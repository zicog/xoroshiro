==> flow/design.v <==
module Monostable (
      input   io_trigger,
      output  io_Q,
      input   clk,
      input   reset);
  reg  oldTrigger;
  assign io_Q = (io_trigger && (! oldTrigger));
  always @ (posedge clk or posedge reset) begin
    if (reset) begin
      oldTrigger <= 1'b0;
    end else begin
      oldTrigger <= io_trigger;
    end
  end
endmodule
module SlowClock (
      output  io_Q,
      input   clk,
      input   reset);
  reg [24:0] count;
  assign io_Q = ((count & (25'b1000000000000000000000000)) == (25'b0000000000000000000000000));
  always @ (posedge clk or posedge reset) begin
    if (reset) begin
      count <= (25'b0000000000000000000000000);
    end else begin
      count <= (count + (25'b0000000000000000000000001));
    end
  end
endmodule
module SwitchDebounce (
      input   io_D,
      output  io_Q,
      input   clk,
      input   reset);
  reg [15:0] timer;
  reg  q_;
  assign io_Q = q_;
  always @ (posedge clk or posedge reset) begin
    if (reset) begin
      timer <= (16'b0000000000000000);
      q_ <= 1'b0;
    end else begin
      if(io_D)begin
        if((! (timer == (16'b1111111111111111))))begin
          timer <= (timer + (16'b0000000000000001));
        end else begin
          q_ <= 1'b1;
        end
      end else begin
        if((! (timer == (16'b0000000000000000))))begin
          timer <= (timer - (16'b0000000000000001));
        end else begin
          q_ <= 1'b0;
        end
      end
    end
  end
endmodule
module Top (input clock_50, input[1:0] key, output[7:0] led, output P0, output P2);
    reg reset = 1;
    reg [7:0] resetCount = 0;
    always @(posedge clock_50)
    begin
        resetCount <= resetCount + 1;
        if (resetCount == 100) reset <= 0;
    end
	 wire [63:0] prng;
	 assign led[7:0] = prng[63:56];
    wire nextKey = !key[0];
	 wire debouncedNextKey;
	 wire next;
    wire sc;	 
    wire scdb;	 
    SlowClock slowClock (
        .clk(clock_50),
        .reset(reset),
        .io_Q(sc)
	 );
	 assign P0 = sc;
	 assign P2 = scdb;
	 SwitchDebounce slowClockDebounce (
        .clk(clock_50),
        .reset(reset),
        .io_D(sc),
        .io_Q(scdb)
    );
	 SwitchDebounce switchDebounce (
        .clk(clock_50),
        .reset(reset),
        .io_D(nextKey),
        .io_Q(debouncedNextKey)
    );
	 Monostable monostable (
        .clk(clock_50),
        .reset(reset),
		  .io_trigger(scdb),
		  .io_Q(next)
	 );
    Xoroshiro128StarStar xoroshiro128StarStar (
        .clk(clock_50),
        .reset(reset),
		  .io_next(next),
		  .io_prngHigh(prng[63:32]),
		  .io_prngLow(prng[31:0])
    );
endmodule
module Xoroshiro128StarStar (
      output [31:0] io_prngHigh,
      output [31:0] io_prngLow,
      input   io_next,
      input   clk,
      input   reset);
  wire [63:0] _zz_3;
  wire [63:0] _zz_4;
  wire [63:0] _zz_5;
  reg [63:0] s0;
  reg [63:0] s1;
  reg [63:0] p1;
  wire [63:0] s0_;
  wire [63:0] _zz_1;
  wire [63:0] s1_;
  wire [63:0] _zz_2;
  wire [63:0] prng;
  assign _zz_3 = ((s1 ^ s0) <<< 16);
  assign _zz_4 = (s0 <<< 2);
  assign _zz_5 = (p1 <<< 3);
  assign s0_ = (({s0[39 : 0],s0[63 : 40]} ^ (s1 ^ s0)) ^ _zz_3);
  assign _zz_1 = (s1 ^ s0);
  assign s1_ = {_zz_1[26 : 0],_zz_1[63 : 27]};
  assign _zz_2 = (_zz_4 + s0);
  assign prng = (_zz_5 + p1);
  assign io_prngHigh = prng[63 : 32];
  assign io_prngLow = prng[31 : 0];
  always @ (posedge clk or posedge reset) begin
    if (reset) begin
      s0 <= (64'b0000000000000000000000000000000000000000000000000000000000000001);
      s1 <= (64'b0000000000000000000000000000000000000000000000000000000000000000);
      p1 <= (64'b0000000000000000000000000000000000000000000000000000000000000000);
    end else begin
      if(io_next)begin
        s0 <= s0_;
        s1 <= s1_;
        p1 <= {_zz_2[56 : 0],_zz_2[63 : 57]};
      end
    end
  end
endmodule
=== Step by step through the tools: Top ===
What the tools print for Top, step after step.
Line numbers count from 1 in the design file above.
Operators carry their Yosys type and port widths (W data, S select, Z words).
Cell names lack the library's common part.
Not given: --

* Design top: Top
* Clock port: clock_50
* Library: sky130hd
* Library corner: tt_025C_1v80

=== Elaborated design ===
Counts by Yosys on the flattened word-level netlist (proc, flatten, opt, wreduce; memories kept). Register bits leave out memories and registers merged into their read ports (data or address). Print and check cells are left out. Cells with the same type and inputs are merged into one.

* Reductions and logical operators: 7
* Add/sub/neg operators: 6
* Bitwise gates (word level): 3
* Mux-type cells: 6
* Equal/unequal tests: 5

{| class="wikitable"
|+ Operator list
! cell !! count
|-
| $xor A64 B64 Y64 || 3
|-
| $add A64 B64 Y64 || 2
|-
| $mux W16 || 3
|-
| $add A25 B1 Y25 const B || 1
|-
| $logic_not A25 Y1 || 1
|-
| $add A16 B1 Y16 const B || 1
|-
| $sub A16 B1 Y16 const B || 1
|-
| $eq A16 B16 Y1 const B || 1
|-
| $logic_not A16 Y1 || 1
|-
| $add A8 B1 Y8 const B || 1
|-
| $eq A8 B7 Y1 const B || 1
|-
| $ne A2 B2 Y1 const B || 2
|-
| $reduce_and A2 Y1 || 2
|-
| $mux W1 || 3
|-
| $ne A2 B1 Y1 const B || 1
|-
| $reduce_bool A2 Y1 || 1
|-
| $logic_and A1 B1 Y1 || 1
|-
| $logic_not A1 Y1 || 1
|}

* Flip-flop bits (word level): 244
* Output and inout port bits: 10
* Input bits: 3
* Elaborated cells: 36

=== Logic depth ===
Yosys ltp: most cells in a row. Word level: on the elaborated netlist, between registers, memories and ports. Mapped: between sequential cells and ports; inverters and the memories' decode and read muxes count.

* Depth after elaboration: 3
* ABC_AREA: 0
* Mapped depth: 13

=== Netlist ===
Yosys stat after the flow's synthesis: flattened, memories mapped to cells. It holds for the ABC_AREA given above (unset counts as 0); a run with the other value may have another netlist.
Totals and module areas in this step are rounded.

{| class="wikitable"
|+ Cells by type
! type !! count !! total area (um2)
|-
| dfrtp_1 || 234 || 5.86E+03
|-
| xnor2_1 || 242 || 2.12E+03
|-
| ha_1 || 137 || 1.71E+03
|-
| nand2_1 || 255 || 957.168
|-
| o21ai_0 || 171 || 855.821
|-
| xor2_1 || 95 || 832.048
|-
| a21oi_1 || 118 || 590.566
|-
| a21o_1 || 62 || 465.446
|-
| nor2_1 || 79 || 296.534
|-
| nand4_1 || 40 || 250.24
|-
| nand3_1 || 42 || 210.202
|-
| clkbuf_1 || 55 || 206.448
|-
| dfxtp_1 || 8 || 160.154
|-
| inv_1 || 39 || 146.39
|-
| and3_1 || 22 || 137.632
|-
| o21bai_1 || 18 || 135.13
|-
| nor3_1 || 25 || 125.12
|-
| o21a_1 || 15 || 112.608
|}

Other cell types: 62; their cells: 198.

* Mapped area: 16800 um2
* Mapped cells: 1855
* Flip-flops: 244
* Area of sequential cells: 6070 um2
* Buffers: 75

The figures by module come from a second, unflattened synthesis with its own total; it is not the netlist above.

* Cells (unflattened synthesis): 2079
* Area total of the unflattened synthesis: 18600 um2

Rows give one instance, submodules left out.

{| class="wikitable"
|+ By module
! module !! cells !! area (um2) !! instances
|-
| Xoroshiro128StarStar || 1798 || 15700 || 1
|-
| SwitchDebounce || 150 || 1360 || 1
|-
| SlowClock || 100 || 1170 || 1
|-
| Top || 28 || 328 || 1
|-
| Monostable || 3 || 42.5 || 1
|}

=== Worst setup path after synthesis ===
Path of least setup slack by OpenSTA after synthesis, without wires, with an ideal clock, recovery checks aside; 20% of the period is set as input and as output delay. Where synthesis merged equal registers, the netlist keeps one of their names.

* Path kind: flip-flop to output port
* Start: register xoroshiro128StarStar.p1[31]
* End: output led[2]
* Launch time at the first pin: 0.000 ns
* Arrival: 2.547 ns
* Required time: 3.824 ns
* Delay of the path: 2.547 ns
* Clock period: 4.78 ns
* Stages on the path: 13
* Buffers on the path: 1
* External output delay: 0.956 ns
* Slack: 1.277 ns
* Period reached after synthesis: 3.503 ns

"delay of the path" is the arrival time less input delay plus setup time.
A path that ends at an output port has no setup time.
"stages on the path": output pins that drive a net of the path, with the launching flip-flop's if there is one; two outputs of one cell count as two.
"period reached after synthesis" = period - worst setup slack (recovery checks aside). The figure is calculated, with input and output delays left at 20% of the set period.
The rows between start and end are the longest chain of elaborated cells between them; the timing report does not say that the signal goes this way. Where chains are equally long, one stands for them.
A line is the first line of the expression or statement that the cell stems from. Yosys adds cells for indexed reads and writes and turns some case tables into memories.

* Path through: dfrtp_1 -> ha_1 -> a21o_1 -> a21o_1 -> a21o_1 -> a21o_1 -> a211oi_1 -> o21a_1 -> o221ai_1 -> a211o_1 -> a21oi_1 -> xnor2_1 -> buf_4
* Length of the longest elaborated chain: 1
* Elaborated cells between the ends (all ways): 1
* Source lines of those cells: 1
* Classes of those cells: add/sub: 1

{| class="wikitable"
|+ Ends and longest elaborated chain, after synthesis
! element !! RTL line !! RTL
|-
| start, declared || 118 || <nowiki>reg [63:0] p1;</nowiki>
|-
| start, assigned || 138 || <nowiki>p1 <= (64'b0000000000000000000000000000000000000000000000000000000000000000);</nowiki>
|-
| start, assigned || 143 || <nowiki>p1 <= {_zz_2[56 : 0],_zz_2[63 : 57]};</nowiki>
|-
| $add A64 B64 Y64 || 131 || <nowiki>assign prng = (_zz_5 + p1);</nowiki>
|-
| end, declared || 59 || <nowiki>module Top (input clock_50, input[1:0] key, output[7:0] led, output P0, output P2);</nowiki>
|}

Some nets on the timed path still bear RTL names; the line given drives or declares the net.

{| class="wikitable"
|+ Named nets, after synthesis
! signal !! RTL line
|-
| prng[58] || 131
|}

=== Worst path after layout ===
From the final timing report of flow run 2: the path of least setup slack in the routed layout; clock arrival at registers is part of the times.

* Path kind: flip-flop to output port
* Start: register xoroshiro128StarStar.p1[6]
* End: output led[2]
* Slack: 0.75 ns
* Clock period: 5.38 ns
* Arrival: 3.56 ns
* Required time: 4.30 ns
* Stages on the path: 13
* External output delay: 1.08 ns
* Buffers on the path: 2
* Launch time at the first pin: 0.56 ns

The rows between start and end are the longest chain of elaborated cells between them; the timing report does not say that the signal goes this way. Where chains are equally long, one stands for them.

* Path through: dfrtp_2 -> ha_1 -> or4_1 -> a21o_1 -> nand3_1 -> a31oi_2 -> o21ai_2 -> buf_4 -> o221ai_1 -> a211o_1 -> a21oi_2 -> xnor2_1 -> clkdlybuf4s15_2
* Length of the longest elaborated chain: 1
* Elaborated cells between the ends (all ways): 1
* Source lines of those cells: 1
* Classes of those cells: add/sub: 1

{| class="wikitable"
|+ Ends and longest elaborated chain, post-layout
! element !! RTL line !! RTL
|-
| start, declared || 118 || <nowiki>reg [63:0] p1;</nowiki>
|-
| start, assigned || 138 || <nowiki>p1 <= (64'b0000000000000000000000000000000000000000000000000000000000000000);</nowiki>
|-
| start, assigned || 143 || <nowiki>p1 <= {_zz_2[56 : 0],_zz_2[63 : 57]};</nowiki>
|-
| $add A64 B64 Y64 || 131 || <nowiki>assign prng = (_zz_5 + p1);</nowiki>
|-
| end, declared || 59 || <nowiki>module Top (input clock_50, input[1:0] key, output[7:0] led, output P0, output P2);</nowiki>
|}

==> runs of Top <==
Top through Yosys and OpenROAD on sky130hd: 2 stored runs, unordered, with their settings and measured results. The constraints put input and output delay at 20% of the set period each and load the outputs with 0.01 pF.
By "period reached" is meant the clock period of the run minus its worst setup slack. This is arithmetic on one report: input and output delays are still those of the set period (20% each).
"allowed time less slack (worst setup path)" = time allowed to the worst setup path (clock period - input delay - output delay, where it has them) - its slack; a late launch clock adds to it, a late capture clock takes from it.
"power" rests on the timing tool's default activity at the inputs, not on a simulated workload.
Measured values are rounded.

=== Flow run 1 ===
{| class="wikitable"
! Setting !! Value
|-
| period_ns || 3.42
|-
| CORE_UTILIZATION || 51
|-
| SETUP_SLACK_MARGIN || -0.17
|-
| PLACE_DENSITY_LB_ADDON || 0.27
|-
| CELL_PAD_IN_SITES_DETAIL_PLACEMENT || 2
|-
| CTS_CLUSTER_SIZE || 15
|-
| CAP_MARGIN || 20
|-
| CORE_MARGIN || 2
|-
| SLEW_MARGIN || 20
|}
Not finished: placement ended with error DPL-0033.

=== Flow run 2 ===
{| class="wikitable"
! Setting !! Value
|-
| period_ns || 5.38
|-
| CORE_UTILIZATION || 33
|-
| SETUP_SLACK_MARGIN || 0.91
|-
| TNS_END_PERCENT || 25
|-
| ABC_AREA || 0
|-
| GPL_ROUTABILITY_DRIVEN || 1
|-
| CAP_MARGIN || 0
|-
| MAX_ROUTING_LAYER || met4
|-
| CORE_MARGIN || 2
|-
| SLEW_MARGIN || 20
|-
! Result !! Value
|-
| Lowest setup slack || 0.745 ns
|-
| Power || 0.00373 W
|-
| Overall die area || 52700 um2
|-
| Chip area after synthesis (Yosys) || 16800 um2
|-
| Standard-cell area of the final layout || 18600 um2
|-
| Post-route setup TNS || 0.000 ns
|-
| Allowed time less slack (worst setup path) || 3.56 ns
|-
| Worst setup path type || flip-flop to output port
|-
| Period reached || 4.635 ns
|}
