==> flow/design.v <==
module Fifo (
      input  [7:0] io_dataIn,
      output [7:0] io_dataOut,
      input   io_read,
      input   io_write,
      output  io_full,
      output  io_empty,
      input   clk,
      input   reset);
  wire [7:0] _zz_5;
  wire [4:0] _zz_6;
  wire [4:0] _zz_7;
  wire [7:0] _zz_8;
  wire  _zz_9;
  reg [4:0] head;
  reg [4:0] tail;
  reg  full;
  reg  empty;
  reg  _zz_1;
  reg  _zz_2;
  reg  _zz_3;
  reg  _zz_4;
  reg [7:0] mem [0:31];
  assign _zz_6 = (head + (5'b00001));
  assign _zz_7 = (tail + (5'b00001));
  assign _zz_8 = io_dataIn;
  assign _zz_9 = ((! full) && io_write);
  always @ (posedge clk) begin
    if(_zz_9) begin
      mem[head] <= _zz_8;
    end
  end
  assign _zz_5 = mem[tail];
  assign io_dataOut = _zz_5;
  assign io_empty = empty;
  assign io_full = full;
  always @ (posedge clk or posedge reset) begin
    if (reset) begin
      head <= (5'b00000);
      tail <= (5'b00000);
      full <= 1'b0;
      empty <= 1'b1;
    end else begin
      if(((io_write && (! _zz_1)) && (! io_read)))begin
        if((! full))begin
          head <= (head + (5'b00001));
          full <= (_zz_6 == tail);
          empty <= 1'b0;
        end
      end
      if(((! io_write) && (io_read && (! _zz_2))))begin
        if((! empty))begin
          tail <= (tail + (5'b00001));
          empty <= (_zz_7 == head);
          full <= 1'b0;
        end
      end
      if(((io_write && (! _zz_3)) && (io_read && (! _zz_4))))begin
        if(full)begin
          tail <= (tail + (5'b00001));
          full <= 1'b0;
        end
        if(empty)begin
          head <= (head + (5'b00001));
          empty <= 1'b0;
        end
        if(((! full) && (! empty)))begin
          tail <= (tail + (5'b00001));
          head <= (head + (5'b00001));
        end
      end
    end
  end
  always @ (posedge clk) begin
    _zz_1 <= io_write;
    _zz_2 <= io_read;
    _zz_3 <= io_write;
    _zz_4 <= io_read;
  end
endmodule
* Tool chain data of Fifo
What the tools print for Fifo, step after step. Lines are those of the file above, counted from 1. Operators: Yosys type, input widths -> output width; for muxes data width and select width s. A cell with - has no value.
Inputs: top Fifo, clock input clk, library sky130hd, corner tt_025C_1v80

* Word-level counts
Counts by Yosys on the flattened word-level netlist (proc, flatten, opt, wreduce; memories kept). Register bits leave out memories and registers merged into their read ports (data or address); mux counts leave out enables and synchronous resets folded into registers. Print and check cells are left out. Cells with the same type and inputs are merged into one. Memory sizes are those after Yosys's memory passes, which may raise the word count (mostly to a power of two), join words into wider ones and drop unused or constant bits.
Operators by class: multiplexer cells 25, equal/unequal tests 2, reductions and logical operators 13, add/subtract/negate cells 2
Operator list (count):
- $mux 5 | 11
- $mux 1 | 13
- $add 5x1->5 const B | 2
- $eq 5x5->1 | 2
- $mux 8 | 1
- $logic_and 1x1->1 | 7
- $logic_not 1->1 | 6
Word-level totals: bits in writable memories 256, output and inout bits 10, register bits after elaboration 14, memories kept 1, input port bits 12
Memories:
- mem | words 32, bits a word 8, read ports 1, wr ports 1, RTL line 23 | reg [7:0] mem [0:31];

* Logic depth
Longest topological path by Yosys (ltp), each cell counted once; first at word level (registers and memories cut), then after technology mapping (sequential cells cut; the memories' decode and read muxes count).
Depth: depth in word-level cells 8, ABC_AREA 0, gate-level depth with buffers 7, gate-level depth less buffers 5

* Mapped cells and area
Yosys stat after the flow's synthesis: flattened, memories mapped to cells. It holds for the ABC_AREA given above (unset counts as 0); a run with the other value may have another netlist.
Mapped netlist: mapped cells 500, sequential part of the area 8029.0 um^2, flip-flop cells 270, chip area (Yosys) 10727.8 um^2
Cell types (count):
- sky130_fd_sc_hd__edfxtp_1 | 256
- sky130_fd_sc_hd__mux4_2 | 80
- sky130_fd_sc_hd__dfrtp_1 | 11
- sky130_fd_sc_hd__nor2_1 | 34
- sky130_fd_sc_hd__mux2_2 | 9
- sky130_fd_sc_hd__xnor2_1 | 8
- sky130_fd_sc_hd__xor2_1 | 8
- sky130_fd_sc_hd__ha_1 | 5
- sky130_fd_sc_hd__nand2_1 | 16
- sky130_fd_sc_hd__clkbuf_1 | 14
- sky130_fd_sc_hd__buf_4 | 6
- sky130_fd_sc_hd__dfxtp_1 | 2
- sky130_fd_sc_hd__nand2b_1 | 5
- sky130_fd_sc_hd__buf_2 | 6
- sky130_fd_sc_hd__dfstp_2 | 1
- sky130_fd_sc_hd__nand4_1 | 4
- sky130_fd_sc_hd__nand3b_1 | 3
- sky130_fd_sc_hd__a32o_1 | 2
Other cell types: 16; their cells: 30.

* Timing after synthesis
OpenSTA on the mapped netlist: ideal clock, no wires. The path of least setup slack (recovery checks aside). Input and output delay are each 20% of the period. Register names are those of the netlist, which keeps one name where synthesis merged equal registers.
Timing post-synthesis: path type reg2out, start register tail[1], end output port io_dataOut[0], setup slack 1106 ps, clock period 3840 ps, arrival 1966 ps, path delay 1966 ps, stages 7, data required time 3072 ps, launch time at the first pin 0 ps, synthesis period reached 2734 ps
"path delay" is the arrival time less input delay plus setup time. A path that ends at an output port has no setup time. "stages" counts driving pins, that of a launching flip-flop among them; a cell with two outputs on the path counts twice. "synthesis period reached" = period - worst setup slack (recovery checks aside). The figure is calculated, with input and output delays left at 20% of the set period. The rows between start and end are the longest chain of elaborated cells between them; the timing report does not say that the signal goes this way. Where chains are equally long, one stands for them. A line is the first line of the expression or statement that the cell stems from. Yosys adds cells for indexed reads and writes and turns some case tables into memories. The chain passes a memory read, where the word-level depth is cut; so it can be longer than that depth. A register here has more assigning lines than the two given.
On the way, post-synthesis: path through sky130_fd_sc_hd__dfrtp_1 sky130_fd_sc_hd__clkbuf_1 sky130_fd_sc_hd__buf_2 sky130_fd_sc_hd__buf_2 sky130_fd_sc_hd__mux4_2 sky130_fd_sc_hd__mux4_2 sky130_fd_sc_hd__mux2_2, length of the longest elaborated chain 1, elaborated cells on any way between the ends 1, source lines of those cells 1
Ends and longest elaborated chain, post-synthesis:
- start, declared | RTL line 16 | reg [4:0] tail;
- start, assigned | RTL line 40 | tail <= (5'b00000);
- start, assigned | RTL line 53 | tail <= (tail + (5'b00001));
- $mem_v2 32x8 | RTL line 23 | reg [7:0] mem [0:31];
- end, declared | RTL line 3 | output [7:0] io_dataOut,

* Worst path after layout
From the final timing report of job 1: the path of least setup slack in the routed layout; clock arrival at registers is part of the times. The path's times are printed in steps of 10 ps; the period is the one set.
Timing after layout: path type reg2out, start register tail[0], end output port io_dataOut[2], launch time at the first pin 530 ps, stages 6, clock period 4700 ps, arrival 3500 ps, setup slack 260 ps, data required time 3760 ps
The rows between start and end are the longest chain of elaborated cells between them; the timing report does not say that the signal goes this way. Where chains are equally long, one stands for them. The chain passes a memory read, where the word-level depth is cut; so it can be longer than that depth. A register here has more assigning lines than the two given.
On the way, after layout: path through sky130_fd_sc_hd__dfrtp_4 sky130_fd_sc_hd__buf_12 sky130_fd_sc_hd__mux4_2 sky130_fd_sc_hd__mux4_2 sky130_fd_sc_hd__mux2_2 sky130_fd_sc_hd__clkdlybuf4s50_1, length of the longest elaborated chain 1, elaborated cells on any way between the ends 1, source lines of those cells 1
Ends and longest elaborated chain, after layout:
- start, declared | RTL line 16 | reg [4:0] tail;
- start, assigned | RTL line 40 | tail <= (5'b00000);
- start, assigned | RTL line 53 | tail <= (tail + (5'b00001));
- $mem_v2 32x8 | RTL line 23 | reg [7:0] mem [0:31];
- end, declared | RTL line 3 | output [7:0] io_dataOut,

Subject: Fifo on sky130hd, stored results

Hello all,

Top module Fifo; platform sky130hd; tools Yosys and OpenROAD; 2 stored runs in no particular order. Input and output delays are each 20% of the period that was set; the output load is 0.01 pF.
"reached clock period" = clock period - worst setup slack. The figure is calculated, with input and output delays left at 20% of the set period.
"critical setup path time" means the part of the period allowed to the worst setup path (the constraints hold back 20% at inputs and 20% at outputs) less its slack; where the path has registers, the arrival times of their clocks count too.
"critical setup path time" is given in steps of 10 ps.

* Job 1 | settings: period_ns 4.7; CAP_MARGIN 20; CORE_MARGIN 2; CORE_UTILIZATION 40; SLEW_MARGIN 20 | results: post-synthesis cell area 10,727.8 um^2; die area 28,145.1 um^2; standard-cell area after routing 12,141.6 um^2; smallest setup slack 264 ps; reached clock period 4,436 ps; critical setup path time 3,500 ps; kind of the worst setup path reg2out
* Job 2 | settings: period_ns 3.77; CORE_UTILIZATION 50; SETUP_SLACK_MARGIN 0.64; PLACE_DENSITY_LB_ADDON 0.26; CORE_ASPECT_RATIO 1.51; CELL_PAD_IN_SITES_GLOBAL_PLACEMENT 3; CELL_PAD_IN_SITES_DETAIL_PLACEMENT 1; TNS_END_PERCENT 70; ABC_AREA 0; GPL_TIMING_DRIVEN 1; MIN_ROUTING_LAYER met1; CAP_MARGIN 20; CORE_MARGIN 2; SLEW_MARGIN 20 | results: post-synthesis cell area 10,727.8 um^2; die area 22,668.2 um^2; standard-cell area after routing 12,744.7 um^2; smallest setup slack 129 ps; reached clock period 3,641 ps; critical setup path time 2,890 ps; kind of the worst setup path reg2out

Thanks
