==> flow/design.v <==
module Xoroshiro64PlusPlus (
      output [31:0] io_prng,
      input   io_next,
      input   clk,
      input   reset);
  wire [31:0] _zz_3;
  reg [31:0] s0;
  reg [31:0] s1;
  wire [31:0] s0_;
  wire [31:0] _zz_1;
  wire [31:0] s1_;
  wire [31:0] _zz_2;
  assign _zz_3 = ((s1 ^ s0) <<< 9);
  assign s0_ = (({s0[5 : 0],s0[31 : 6]} ^ (s1 ^ s0)) ^ _zz_3);
  assign _zz_1 = (s1 ^ s0);
  assign s1_ = {_zz_1[18 : 0],_zz_1[31 : 19]};
  assign _zz_2 = (s0_ + s1_);
  assign io_prng = ({_zz_2[14 : 0],_zz_2[31 : 15]} + s0_);
  always @ (posedge clk or posedge reset) begin
    if (reset) begin
      s0 <= (32'b00000000000000000000000000000001);
      s1 <= (32'b00000000000000000000000000000000);
    end else begin
      if(io_next)begin
        s0 <= s0_;
        s1 <= s1_;
      end
    end
  end
endmodule
## Step by step through the tools: Xoroshiro64PlusPlus

The steps from the RTL of Xoroshiro64PlusPlus to its reports follow in flow order.
Line numbers count from 1 in the design file above.
Not given: -

| design | value |
|---|---|
| design top | Xoroshiro64PlusPlus |
| clock port | clk |
| library | sky130hd |
| timing corner | tt_025C_1v80 |

## Elaborated design

Yosys after proc, flatten, opt, wreduce and memory -nomap, before mapping. Enables and synchronous resets that opt folds into registers are not counted as muxes. Memory bits, and registers merged into a memory's read port (data or address), are not among the register bits. Print and check cells are not counted. Equal cells are merged and count once.

| bit counts | value |
|---|---|
| bits of input ports | 3 |
| register bits after elaboration | 64 |
| output and inout port bits | 32 |

| cells by class | value |
|---|---|
| bitwise logic cells | 3 |
| add/subtract/negate cells | 2 |

Operators by type and width:

| operator | count |
|---|---|
| bitwise XOR 32 bit | 3 |
| adder 32 bit | 2 |

## Logic depth

Yosys ltp: most cells in a row. Word level: on the elaborated netlist, between registers, memories and ports. Mapped: between sequential cells and ports; inverters and the memories' decode and read muxes count.

| depth | value |
|---|---|
| depth in word-level cells | 5 |
| ABC_AREA | 1 |
| gate-level depth with buffers | 37 |

## Synthesis result

The flow's flattened synthesis, as Yosys stat reports it; memories are mapped. The netlist is that of the ABC_AREA named above (0 if unset); the other value can give another one.

| synthesis totals | value |
|---|---|
| cell area after synthesis | 0.0078037 mm² |
| cells in the netlist | 1,237 |
| sequential part of the area | 0.0016028 mm² |
| flip-flop cells | 64 |

Cell types:

| cell | count |
|---|---|
| sky130_fd_sc_hd__dfrtp_1 | 63 |
| sky130_fd_sc_hd__nand2_1 | 389 |
| sky130_fd_sc_hd__inv_1 | 177 |
| sky130_fd_sc_hd__ha_1 | 53 |
| sky130_fd_sc_hd__xor2_1 | 72 |
| sky130_fd_sc_hd__nand3_1 | 96 |
| sky130_fd_sc_hd__o21ai_0 | 92 |
| sky130_fd_sc_hd__nand2_2 | 43 |
| sky130_fd_sc_hd__a21oi_1 | 51 |
| sky130_fd_sc_hd__nor2_1 | 49 |
| sky130_fd_sc_hd__nand3_2 | 17 |
| sky130_fd_sc_hd__xnor2_1 | 19 |
| sky130_fd_sc_hd__nand4_1 | 17 |
| sky130_fd_sc_hd__nor3_1 | 12 |
| sky130_fd_sc_hd__nand2_4 | 5 |
| sky130_fd_sc_hd__nor2_4 | 5 |
| sky130_fd_sc_hd__a31oi_1 | 8 |
| sky130_fd_sc_hd__clkbuf_1 | 13 |

Not listed: further types 20, cells in them 56.

## Timing after synthesis

OpenSTA on the mapped netlist: ideal clock, no wires. The path of least setup slack (recovery checks aside). Input and output delay are each 20% of the period. Register names are those of the netlist, which keeps one name where synthesis merged equal registers.

| path post-synthesis | value |
|---|---|
| path kind | reg2out |
| start | register s1[1] |
| end | output io_prng[17] |
| period | 7.51 ns |
| path delay | 4.507 ns |
| required time | 6.008 ns |
| arrival time | 4.507 ns |
| slack | 1.501 ns |
| driving pins on the path | 30 |
| time at the first pin | 0.000 ns |
| synthesis period reached | 6.009 ns |

"path delay" = arrival - input delay + setup time.
A path that ends at an output port has no setup time.
"driving pins on the path" counts driving pins, that of a launching flip-flop among them; a cell with two outputs on the path counts twice.
"synthesis period reached" = period - worst setup slack (recovery checks aside). The figure is calculated, with input and output delays left at 20% of the set period.
The rows between start and end are the longest chain of elaborated cells between them; the timing report does not say that the signal goes this way. Where chains are equally long, one stands for them.
Each line given opens the expression or statement behind the cell; cells for indexed reads and writes are added by Yosys, which also makes memories of some case tables.

| between the ends, post-synthesis | value |
|---|---|
| cells stage by stage | sky130_fd_sc_hd__dfrtp_1 sky130_fd_sc_hd__xnor2_1 sky130_fd_sc_hd__xor2_1 sky130_fd_sc_hd__inv_1 sky130_fd_sc_hd__ha_1 sky130_fd_sc_hd__nand3_1 sky130_fd_sc_hd__nand2_1 sky130_fd_sc_hd__nand4_1 sky130_fd_sc_hd__nand2_1 sky130_fd_sc_hd__nand2_1 sky130_fd_sc_hd__nand2_2 sky130_fd_sc_hd__nand2_1 sky130_fd_sc_hd__nand3_1 sky130_fd_sc_hd__o21ai_0 sky130_fd_sc_hd__o21ai_0 sky130_fd_sc_hd__xor2_1 sky130_fd_sc_hd__ha_1 sky130_fd_sc_hd__nand2_1 sky130_fd_sc_hd__nor2_1 sky130_fd_sc_hd__a211oi_1 sky130_fd_sc_hd__o21ai_0 sky130_fd_sc_hd__a21oi_1 sky130_fd_sc_hd__o21ai_0 sky130_fd_sc_hd__nand4_1 sky130_fd_sc_hd__nand2_1 sky130_fd_sc_hd__nand3_1 sky130_fd_sc_hd__nand2_4 sky130_fd_sc_hd__nand2_2 sky130_fd_sc_hd__nand2_2 sky130_fd_sc_hd__xor2_2 |
| cells in the longest elaborated chain | 5 |

RTL lines, path post-synthesis:

| item | line | source |
|---|---|---|
| start, declared | 8 | `reg [31:0] s1;` |
| start, assigned | 22 | `s1 <= (32'b00000000000000000000000000000000);` |
| start, assigned | 26 | `s1 <= s1_;` |
| bitwise XOR 32 bit x3 | 14 | `assign s0_ = (({s0[5 : 0],s0[31 : 6]} ^ (s1 ^ s0)) ^ _zz_3);` |
| adder 32 bit | 17 | `assign _zz_2 = (s0_ + s1_);` |
| adder 32 bit | 18 | `assign io_prng = ({_zz_2[14 : 0],_zz_2[31 : 15]} + s0_);` |
| end, declared | 2 | `output [31:0] io_prng,` |

## Timing after layout

From the final timing report of flow run A: the path of least setup slack in the routed layout; clock arrival at registers is part of the times.

| path after layout | value |
|---|---|
| path kind | reg2out |
| start | register s0[1] |
| end | output io_prng[29] |
| time at the first pin | 0.33 ns |
| driving pins on the path | 32 |
| period | 12.1 ns |
| slack | 2.94 ns |
| required time | 9.68 ns |
| arrival time | 6.74 ns |

The rows between start and end are the longest chain of elaborated cells between them; the timing report does not say that the signal goes this way. Where chains are equally long, one stands for them.

| between the ends, after layout | value |
|---|---|
| cells stage by stage | sky130_fd_sc_hd__dfrtp_1 sky130_fd_sc_hd__xnor2_1 sky130_fd_sc_hd__xor2_1 sky130_fd_sc_hd__inv_1 sky130_fd_sc_hd__ha_1 sky130_fd_sc_hd__nand3_1 sky130_fd_sc_hd__nand2_1 sky130_fd_sc_hd__nand4_1 sky130_fd_sc_hd__nand2_1 sky130_fd_sc_hd__nand2_1 sky130_fd_sc_hd__nand2_2 sky130_fd_sc_hd__nand2_1 sky130_fd_sc_hd__nand3_1 sky130_fd_sc_hd__o21ai_0 sky130_fd_sc_hd__o21ai_0 sky130_fd_sc_hd__xor2_1 sky130_fd_sc_hd__ha_1 sky130_fd_sc_hd__nand2_1 sky130_fd_sc_hd__nor2_1 sky130_fd_sc_hd__a211oi_1 sky130_fd_sc_hd__o21ai_0 sky130_fd_sc_hd__a21oi_1 sky130_fd_sc_hd__o21ai_0 sky130_fd_sc_hd__nand4_1 sky130_fd_sc_hd__nand2_1 sky130_fd_sc_hd__nand3_1 sky130_fd_sc_hd__nand2_4 sky130_fd_sc_hd__nand2_1 sky130_fd_sc_hd__nand3_1 sky130_fd_sc_hd__nand2_1 sky130_fd_sc_hd__nand2_1 sky130_fd_sc_hd__clkdlybuf4s50_1 |
| cells in the longest elaborated chain | 5 |

RTL lines, path after layout:

| item | line | source |
|---|---|---|
| start, declared | 7 | `reg [31:0] s0;` |
| start, assigned | 21 | `s0 <= (32'b00000000000000000000000000000001);` |
| start, assigned | 25 | `s0 <= s0_;` |
| bitwise XOR 32 bit x3 | 14 | `assign s0_ = (({s0[5 : 0],s0[31 : 6]} ^ (s1 ^ s0)) ^ _zz_3);` |
| adder 32 bit | 17 | `assign _zz_2 = (s0_ + s1_);` |
| adder 32 bit | 18 | `assign io_prng = ({_zz_2[14 : 0],_zz_2[31 : 15]} + s0_);` |
| end, declared | 2 | `output [31:0] io_prng,` |

Below are 2 stored runs of the flow (Yosys, OpenROAD; platform sky130hd) on Xoroshiro64PlusPlus, each with its settings and what was measured, unordered. Constraints: input delay and output delay 20% of the set period each, output load 0.01 pF.
"achieved period" = clock period - worst setup slack. The figure is calculated, with input and output delays left at 20% of the set period.
"worst setup path time": the worst setup path's part of the clock period (all of it between registers, 20% less for each end at a port) less its slack. A launch clock that arrives late makes it longer, a capture clock that arrives late makes it shorter.

## Flow run A

==> flow/run.sh <==
#!/bin/bash
# the make line also repeats the synthesis and layout settings of config.mk as NAME=value (left out here)
make -C /OpenROAD-flow-scripts/flow DESIGN_CONFIG=/design/flow/config.mk WORK_HOME=/design/flow/orfs CLKGATE_MAP_FILE= finish
==> flow/config.mk <==
export PLATFORM = sky130hd
export DESIGN_NAME = Xoroshiro64PlusPlus
export DESIGN_NICKNAME = Xoroshiro64PlusPlus
export VERILOG_FILES = /design/flow/design.v
export SDC_FILE = /design/flow/constraint.sdc
export NUM_CORES = 4
export LEC_CHECK = 0
export ABC_AREA = 1
export CAP_MARGIN = 20
export CORE_ASPECT_RATIO = 0.63
export CORE_MARGIN = 2
export CORE_UTILIZATION = 36
export CTS_CLUSTER_DIAMETER = 151
export CTS_CLUSTER_SIZE = 92
export MAX_ROUTING_LAYER = met4
export PLACE_DENSITY_LB_ADDON = 0.04
export SLEW_MARGIN = 20
==> flow/constraint.sdc <==
create_clock -name core_clock -period 12.1 [get_ports {clk}]
set_input_delay 2.4200 -clock core_clock [delete_from_list [all_inputs] [get_ports {clk}]]
set_output_delay 2.4200 -clock core_clock [all_outputs]
set_load 0.01 [all_outputs]

| result of flow run A | value |
|---|---|
| netlist area reported by Yosys | 0.0078037 mm² |
| smallest setup slack | 2.936 ns |
| utilization after routing | 41.6% |
| area of the die | 0.0229024 mm² |
| worst setup path time | 6.74 ns |
| class of the worst setup path | reg2out |
| achieved period | 9.164 ns |
| setup TNS | 0.000 ns |
| worst hold slack in the final report | 0.501 ns |

## Flow run B

==> flow/run.sh <==
#!/bin/bash
# the make line also repeats the synthesis and layout settings of config.mk as NAME=value (left out here)
make -C /OpenROAD-flow-scripts/flow DESIGN_CONFIG=/design/flow/config.mk WORK_HOME=/design/flow/orfs CLKGATE_MAP_FILE= finish
==> flow/config.mk <==
export PLATFORM = sky130hd
export DESIGN_NAME = Xoroshiro64PlusPlus
export DESIGN_NICKNAME = Xoroshiro64PlusPlus
export VERILOG_FILES = /design/flow/design.v
export SDC_FILE = /design/flow/constraint.sdc
export NUM_CORES = 4
export LEC_CHECK = 0
export CAP_MARGIN = 20
export CELL_PAD_IN_SITES_GLOBAL_PLACEMENT = 1
export CORE_MARGIN = 2
export CORE_UTILIZATION = 16
export GPL_TIMING_DRIVEN = 0
export MIN_ROUTING_LAYER = met1
export SLEW_MARGIN = 20
export TNS_END_PERCENT = 100
==> flow/constraint.sdc <==
create_clock -name core_clock -period 9.54 [get_ports {clk}]
set_input_delay 1.9080 -clock core_clock [delete_from_list [all_inputs] [get_ports {clk}]]
set_output_delay 1.9080 -clock core_clock [all_outputs]
set_load 0.01 [all_outputs]

| result of flow run B | value |
|---|---|
| netlist area reported by Yosys | 0.0071131 mm² |
| smallest setup slack | 0.383 ns |
| utilization after routing | 20.0% |
| area of the die | 0.0461584 mm² |
| worst setup path time | 7.25 ns |
| class of the worst setup path | reg2out |
| achieved period | 9.157 ns |
| setup TNS | 0.000 ns |
| worst hold slack in the final report | 0.551 ns |
